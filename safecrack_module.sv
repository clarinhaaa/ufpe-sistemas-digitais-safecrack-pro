==> flow/design.v <==
module safecrack_fsm (
    input  logic       clk,
    input  logic       rstn,
    input  logic [2:0] btn,      
    output logic       led_g_1,  
    output logic       led_g_2,  
    output logic       led_g_3,  
    output logic       led_r     
);
    typedef enum logic [4:0] { 
        S0            = 5'b00001,   
        S1            = 5'b00010,   
        S2            = 5'b00100,   
        ERROR         = 5'b01000,   
        UNLOCKED      = 5'b10000    
    } state_t;
    state_t state, next_state;  
    logic [2:0] btn_prev, btn_edge, btn_pos;
    logic       any_btn_edge;
    localparam int BLINK_DELAY = 50_000_000;         
    localparam int BLINK_DELAY_3 = BLINK_DELAY * 3;  
    localparam int BLINK_DELAY_5 = BLINK_DELAY * 5;  
    logic [$clog2(BLINK_DELAY_3) - 1:0] delay_cnt_3_seg, next_delay_cnt_3_seg;
    logic [$clog2(BLINK_DELAY_5) - 1:0] delay_cnt_5_seg, next_delay_cnt_5_seg;
    always_comb begin
       btn_pos	= ~btn;  
       btn_edge = btn_pos & ~btn_prev;  
       any_btn_edge = (|btn_edge);  
    end 
    always_ff @(posedge clk or negedge rstn) begin
        if (~rstn) begin
            btn_prev          <= 3'b000;
            delay_cnt_3_seg   <= BLINK_DELAY_3;
            delay_cnt_5_seg   <= BLINK_DELAY_5;
            state             <= S0;
        end
        else begin
            btn_prev          <= btn_pos;
            delay_cnt_3_seg   <= next_delay_cnt_3_seg;
            delay_cnt_5_seg   <= next_delay_cnt_5_seg;
            state             <= next_state;
        end
    end
    always_comb begin
        next_state = state;
        next_delay_cnt_3_seg = delay_cnt_3_seg;
        next_delay_cnt_5_seg = delay_cnt_5_seg;
        unique case (state)
            S0: begin
                    if (btn_edge == 3'b001) next_state = S1;    
                    else if (any_btn_edge) next_state = ERROR;  
                    else next_state = S0;					    
                end
            S1: begin
                    if (btn_edge == 3'b010) next_state = S2;
                    else if (any_btn_edge) next_state = ERROR;
                    else next_state = S1;
                end
            S2: begin
                    if (btn_edge == 3'b100) next_state = UNLOCKED;  
                    else if (any_btn_edge) next_state = ERROR;
                    else next_state = S2;
                end
            ERROR: begin
                if (delay_cnt_3_seg > 0) begin
                    next_delay_cnt_3_seg = delay_cnt_3_seg - 1;
                end
                else begin
                    next_state = S0;
                    next_delay_cnt_3_seg = BLINK_DELAY_3;
                end
            end
            UNLOCKED: begin
                if (delay_cnt_5_seg > 0) begin
                    next_delay_cnt_5_seg = delay_cnt_5_seg - 1;
                end
                else begin
                    next_state = S0;
                    next_delay_cnt_5_seg = BLINK_DELAY_5;  
                end
            end
            default: next_state = S0;
        endcase
        if (state != ERROR && next_state == ERROR) begin
            next_delay_cnt_3_seg = BLINK_DELAY_3;
        end
        if (state != UNLOCKED && next_state == UNLOCKED) begin
            next_delay_cnt_5_seg = BLINK_DELAY_5;
        end
    end
    always_comb begin
        led_g_1 = (state == S0 || state == UNLOCKED);
        led_g_2 = (state == S1 || state == UNLOCKED);
        led_g_3 = (state == S2 || state == UNLOCKED);
        led_r   = (state == ERROR);
    end
endmodule
# Step by step through the tools: safecrack_fsm
# Tool output for the design above, in the order of the flow.
# Lines are those of the file above, counted from 1.
# Library cell names are shortened.
# Not given: --
[setup] design="safecrack_fsm" clk_port="clk" cell_library="sky130hd" pvt_corner="tt_025C_1v80"

# Word level
# Yosys after proc, flatten, opt, wreduce and memory -nomap, before mapping. Memory bits, and registers merged into a memory's read port (data or address), are not among the register bits. Print and check cells are not counted. Equal cells are merged and count once.
[classes] n_addsub=2 cmp=2 eq_ne=12 mux=15 logic=3 reduce_and_logical=8
[ops] cell="28-bit 2-to-1 mux" n=6
[ops] cell="28-bit by 1-bit subtractor with 28-bit output (second input constant)" n=2
[ops] cell="28-bit by 1-bit greater-than comparator with 1-bit output (second input constant)" n=2
[ops] cell="5-bit parallel mux with 5-bit select" n=1
[ops] cell="4-bit 2-to-1 mux" n=5
[ops] cell="5-bit 2-to-1 mux" n=3
[ops] cell="5-bit by 4-bit == test with 1-bit output (second input constant)" n=2
[ops] cell="5-bit == test (second input constant)" n=2
[ops] cell="3-bit inverter" n=2
[ops] cell="5-bit by 1-bit == test with 1-bit output (second input constant)" n=1
[ops] cell="5-bit by 2-bit == test with 1-bit output (second input constant)" n=1
[ops] cell="5-bit by 3-bit == test with 1-bit output (second input constant)" n=1
[ops] cell="5-bit by 4-bit != test with 1-bit output (second input constant)" n=1
[ops] cell="5-bit != test (second input constant)" n=1
[ops] cell="2-bit nonzero test" n=2
[ops] cell="1-bit logical OR" n=3
[ops] cell="3-bit by 1-bit == test with 1-bit output (second input constant)" n=1
[ops] cell="3-bit by 2-bit == test with 1-bit output (second input constant)" n=1
[ops] cell="3-bit == test (second input constant)" n=1
[ops] cell="3-bit bitwise AND" n=1
[ops] cell="3-bit OR reduction" n=1
[ops] cell="1-bit logical AND" n=2
[bits] reg_bits=64 in_bits=5 output_inout_bits=4

# Logic depth
# Depth = most cells in a row (Yosys ltp): at word level without a register or memory, in the mapped netlist without a sequential cell, where the memories' decode and read muxes count.
[depth] depth_word=9 ABC_AREA=0 depth_mapped=10

# After synthesis
# Source: synth_stat.txt of the flow (Yosys; design flattened, memories mapped). It holds for the ABC_AREA given above (unset counts as 0); a run with the other value may have another netlist.
[synth_totals] cell_count=371 yosys_area_um2=3483.3 seq_area_um2=1631.6 ffs=64
[types] type="dfrtp_1" n=40 type_area_um2=1000.96
[types] type="dfstp_2" n=24 type_area_um2=630.605
[types] type="xnor2_1" n=21 type_area_um2=183.926
[types] type="nor2_1" n=40 type_area_um2=150.144
[types] type="nor3_1" n=28 type_area_um2=140.134
[types] type="nand2_1" n=35 type_area_um2=131.376
[types] type="a21oi_1" n=25 type_area_um2=125.12
[types] type="nor4_1" n=18 type_area_um2=112.608
[types] type="nand2b_1" n=17 type_area_um2=106.352
[types] type="xor2_1" n=10 type_area_um2=87.584
[types] type="o21ai_0" n=14 type_area_um2=70.067
[types] type="or3_1" n=10 type_area_um2=62.56
[types] type="or4_1" n=7 type_area_um2=52.55
[types] type="o41ai_1" n=5 type_area_um2=43.792
[types] type="or2_2" n=7 type_area_um2=43.792
[types] type="nand3_1" n=8 type_area_um2=40.038
[types] type="ha_1" n=3 type_area_um2=37.536
[types] type="inv_1" n=8 type_area_um2=30.029
# Not listed: further types 34, cells in them 51.

# Timing after synthesis
# OpenSTA on the mapped netlist: ideal clock, no wires. The path of least setup slack (recovery checks aside). Input and output delay are each 20% of the period. Register names are those of the netlist, which keeps one name where synthesis merged equal registers.
[synth_path] kind="register to register" start="register delay_cnt_3_seg[6]" end="register delay_cnt_5_seg[7]" period_ps=2470 launch_ps=0 t_arrival_ps=2322 t_required_ps=2409 setup_slack_ps=86 delay_ps=2383 stages=8 n_path_buf=1 synth_period_reached_ps=2384
# "delay_ps" = arrival - input delay + setup time.
# "stages": output pins that drive a net of the path, with the launching flip-flop's if there is one; two outputs of one cell count as two.
# "synth_period_reached_ps" is the clock period less the worst setup slack; recovery checks do not enter. This is arithmetic on one report: input and output delays are still those of the set period (20% each).
# Between the ends stands the longest chain of elaborated cells between them, by number of cells; it is not shown to be the way that was timed. Of several equally long chains one is given.
# A line is the first line of the expression or statement that the cell stems from. Yosys adds cells for indexed reads and writes and turns some case tables into memories.
[synth_via] path_cell_list="dfrtp_1 > or4_4 > nor4_4 > nand3b_2 > a22o_4 > or3_4 > buf_6 > nand3_2" elab_chain_cells=6 cone_cells=7 lines_between=3
[synth_lines] item="from (decl)" line_no=23 rtl="logic [$clog2(BLINK_DELAY_3) - 1:0] delay_cnt_3_seg, next_delay_cnt_3_seg;"
[synth_lines] item="from (assign)" line_no=33 rtl="delay_cnt_3_seg   <= BLINK_DELAY_3;"
[synth_lines] item="from (assign)" line_no=39 rtl="delay_cnt_3_seg   <= next_delay_cnt_3_seg;"
[synth_lines] item="28-bit by 1-bit greater-than comparator with 1-bit output" line_no=65 rtl="if (delay_cnt_3_seg > 0) begin"
[synth_lines] item="5-bit 2-to-1 mux" line_no=65
[synth_lines] item="5-bit parallel mux with 5-bit select" line_no=48 rtl="unique case (state)"
[synth_lines] item="5-bit == test" line_no=87 rtl="if (state != UNLOCKED && next_state == UNLOCKED) begin"
[synth_lines] item="1-bit logical AND" line_no=87
[synth_lines] item="28-bit 2-to-1 mux" line_no=87
[synth_lines] item="to (assign)" line_no=34 rtl="delay_cnt_5_seg   <= BLINK_DELAY_5;"
[synth_lines] item="to (assign)" line_no=40 rtl="delay_cnt_5_seg   <= next_delay_cnt_5_seg;"
[synth_lines] item="to (decl)" line_no=24 rtl="logic [$clog2(BLINK_DELAY_5) - 1:0] delay_cnt_5_seg, next_delay_cnt_5_seg;"
# Some nets on the timed path still bear RTL names; the line given drives or declares the net.
[synth_named_nets] signal="next_state[3]" line_no=48

# Path in the finished layout
# From the final timing report of flow run 1: the path of least setup slack in the routed layout; clock arrival at registers is part of the times.
# The path's times are printed in steps of 10 ps; the period is the one set.
[layout_path] kind="register to register" start="register delay_cnt_3_seg[8]" end="register delay_cnt_5_seg[21]" period_ps=1330 launch_ps=350 t_arrival_ps=2580 t_required_ps=1610 setup_slack_ps=-970 stages=7 n_path_buf=0
# Between the ends stands the longest chain of elaborated cells between them, by number of cells; it is not shown to be the way that was timed. Of several equally long chains one is given.
[layout_via] path_cell_list="dfstp_2 > or4_4 > nor4_4 > nand3b_4 > a22o_4 > or3_4 > o21ai_2" elab_chain_cells=6 cone_cells=7 lines_between=3
[layout_lines] item="from (decl)" line_no=23 rtl="logic [$clog2(BLINK_DELAY_3) - 1:0] delay_cnt_3_seg, next_delay_cnt_3_seg;"
[layout_lines] item="from (assign)" line_no=33 rtl="delay_cnt_3_seg   <= BLINK_DELAY_3;"
[layout_lines] item="from (assign)" line_no=39 rtl="delay_cnt_3_seg   <= next_delay_cnt_3_seg;"
[layout_lines] item="28-bit by 1-bit greater-than comparator with 1-bit output" line_no=65 rtl="if (delay_cnt_3_seg > 0) begin"
[layout_lines] item="5-bit 2-to-1 mux" line_no=65
[layout_lines] item="5-bit parallel mux with 5-bit select" line_no=48 rtl="unique case (state)"
[layout_lines] item="5-bit == test" line_no=87 rtl="if (state != UNLOCKED && next_state == UNLOCKED) begin"
[layout_lines] item="1-bit logical AND" line_no=87
[layout_lines] item="28-bit 2-to-1 mux" line_no=87
[layout_lines] item="to (assign)" line_no=34 rtl="delay_cnt_5_seg   <= BLINK_DELAY_5;"
[layout_lines] item="to (assign)" line_no=40 rtl="delay_cnt_5_seg   <= next_delay_cnt_5_seg;"
[layout_lines] item="to (decl)" line_no=24 rtl="logic [$clog2(BLINK_DELAY_5) - 1:0] delay_cnt_5_seg, next_delay_cnt_5_seg;"
# Some nets on the timed path still bear RTL names; the line given drives or declares the net.
[layout_named_nets] signal="next_state[3]" line_no=48

Ticket comment

Measured results for safecrack_fsm: 2 stored runs of the Yosys and OpenROAD flow on sky130hd. The settings differ; the order carries no meaning. The constraints put input and output delay at 20% of the set period each and load the outputs with 0.01 pF.
"period_reached_ps" is the run's clock period less its worst setup slack. It is reckoned from that one timing run; input and output delays stay at 20% of the period that was set.
"worstPathTime_ps": the worst setup path's part of the clock period (all of it between registers, 20% less for each end at a port) less its slack. A launch clock that arrives late makes it longer, a capture clock that arrives late makes it shorter.
"totalPower_uw" rests on the timing tool's default activity at the inputs, not on a simulated workload.
"worstPathTime_ps" is known to 10 ps.

[flow] flow run 1: files
==> flow/run.sh <==
#!/bin/bash
# the make line also repeats the synthesis and layout settings of config.mk as NAME=value (left out here)
make -C /OpenROAD-flow-scripts/flow DESIGN_CONFIG=/design/flow/config.mk WORK_HOME=/design/flow/orfs CLKGATE_MAP_FILE= finish
==> flow/config.mk <==
export PLATFORM = sky130hd
export DESIGN_NAME = safecrack_fsm
export DESIGN_NICKNAME = safecrack_fsm
export VERILOG_FILES = /design/flow/design.v
export SDC_FILE = /design/flow/constraint.sdc
export NUM_CORES = 4
export LEC_CHECK = 0
export ABC_AREA = 0
export CAP_MARGIN = 20
export CELL_PAD_IN_SITES_GLOBAL_PLACEMENT = 0
export CORE_MARGIN = 2
export CORE_UTILIZATION = 41
export CTS_CLUSTER_DIAMETER = 87
export HOLD_SLACK_MARGIN = -0.02
export PLACE_DENSITY_LB_ADDON = 0.11
export SETUP_SLACK_MARGIN = 0.24
export SLEW_MARGIN = 0
export TNS_END_PERCENT = 95
==> flow/constraint.sdc <==
create_clock -name core_clock -period 1.33 [get_ports {clk}]
set_input_delay 0.2660 -clock core_clock [delete_from_list [all_inputs] [get_ports {clk}]]
set_output_delay 0.2660 -clock core_clock [all_outputs]
set_load 0.01 [all_outputs]

[flow] flow run 1: metrics
[metrics] setup_ws_ps = -971
[metrics] period_reached_ps = 2301
[metrics] setupTns_ps = -53736
[metrics] yosys.chip_area_um2 = 3483.3
[metrics] final_util_frac = 0.658
[metrics] worstPathTime_ps = 2300
[metrics] critical_path_kind = register to register
[metrics] dieArea_um2 = 9249.6
[metrics] totalPower_uw = 6535
[metrics] final_cell_area_um2 = 5403.9

[flow] flow run 2: files
==> flow/run.sh <==
#!/bin/bash
# the make line also repeats the synthesis and layout settings of config.mk as NAME=value (left out here)
make -C /OpenROAD-flow-scripts/flow DESIGN_CONFIG=/design/flow/config.mk WORK_HOME=/design/flow/orfs CLKGATE_MAP_FILE= finish
==> flow/config.mk <==
export PLATFORM = sky130hd
export DESIGN_NAME = safecrack_fsm
export DESIGN_NICKNAME = safecrack_fsm
export VERILOG_FILES = /design/flow/design.v
export SDC_FILE = /design/flow/constraint.sdc
export NUM_CORES = 4
export LEC_CHECK = 0
export CAP_MARGIN = 20
export CORE_MARGIN = 2
export CORE_UTILIZATION = 40
export SLEW_MARGIN = 20
==> flow/constraint.sdc <==
create_clock -name core_clock -period 3.15 [get_ports {clk}]
set_input_delay 0.6300 -clock core_clock [delete_from_list [all_inputs] [get_ports {clk}]]
set_output_delay 0.6300 -clock core_clock [all_outputs]
set_load 0.01 [all_outputs]

[flow] flow run 2: metrics
[metrics] setup_ws_ps = 492
[metrics] period_reached_ps = 2658
[metrics] setupTns_ps = 0
[metrics] yosys.chip_area_um2 = 3483.3
[metrics] final_util_frac = 0.46
[metrics] worstPathTime_ps = 2660
[metrics] critical_path_kind = register to register
[metrics] dieArea_um2 = 9471.2
[metrics] totalPower_uw = 2417
[metrics] final_cell_area_um2 = 3951.3
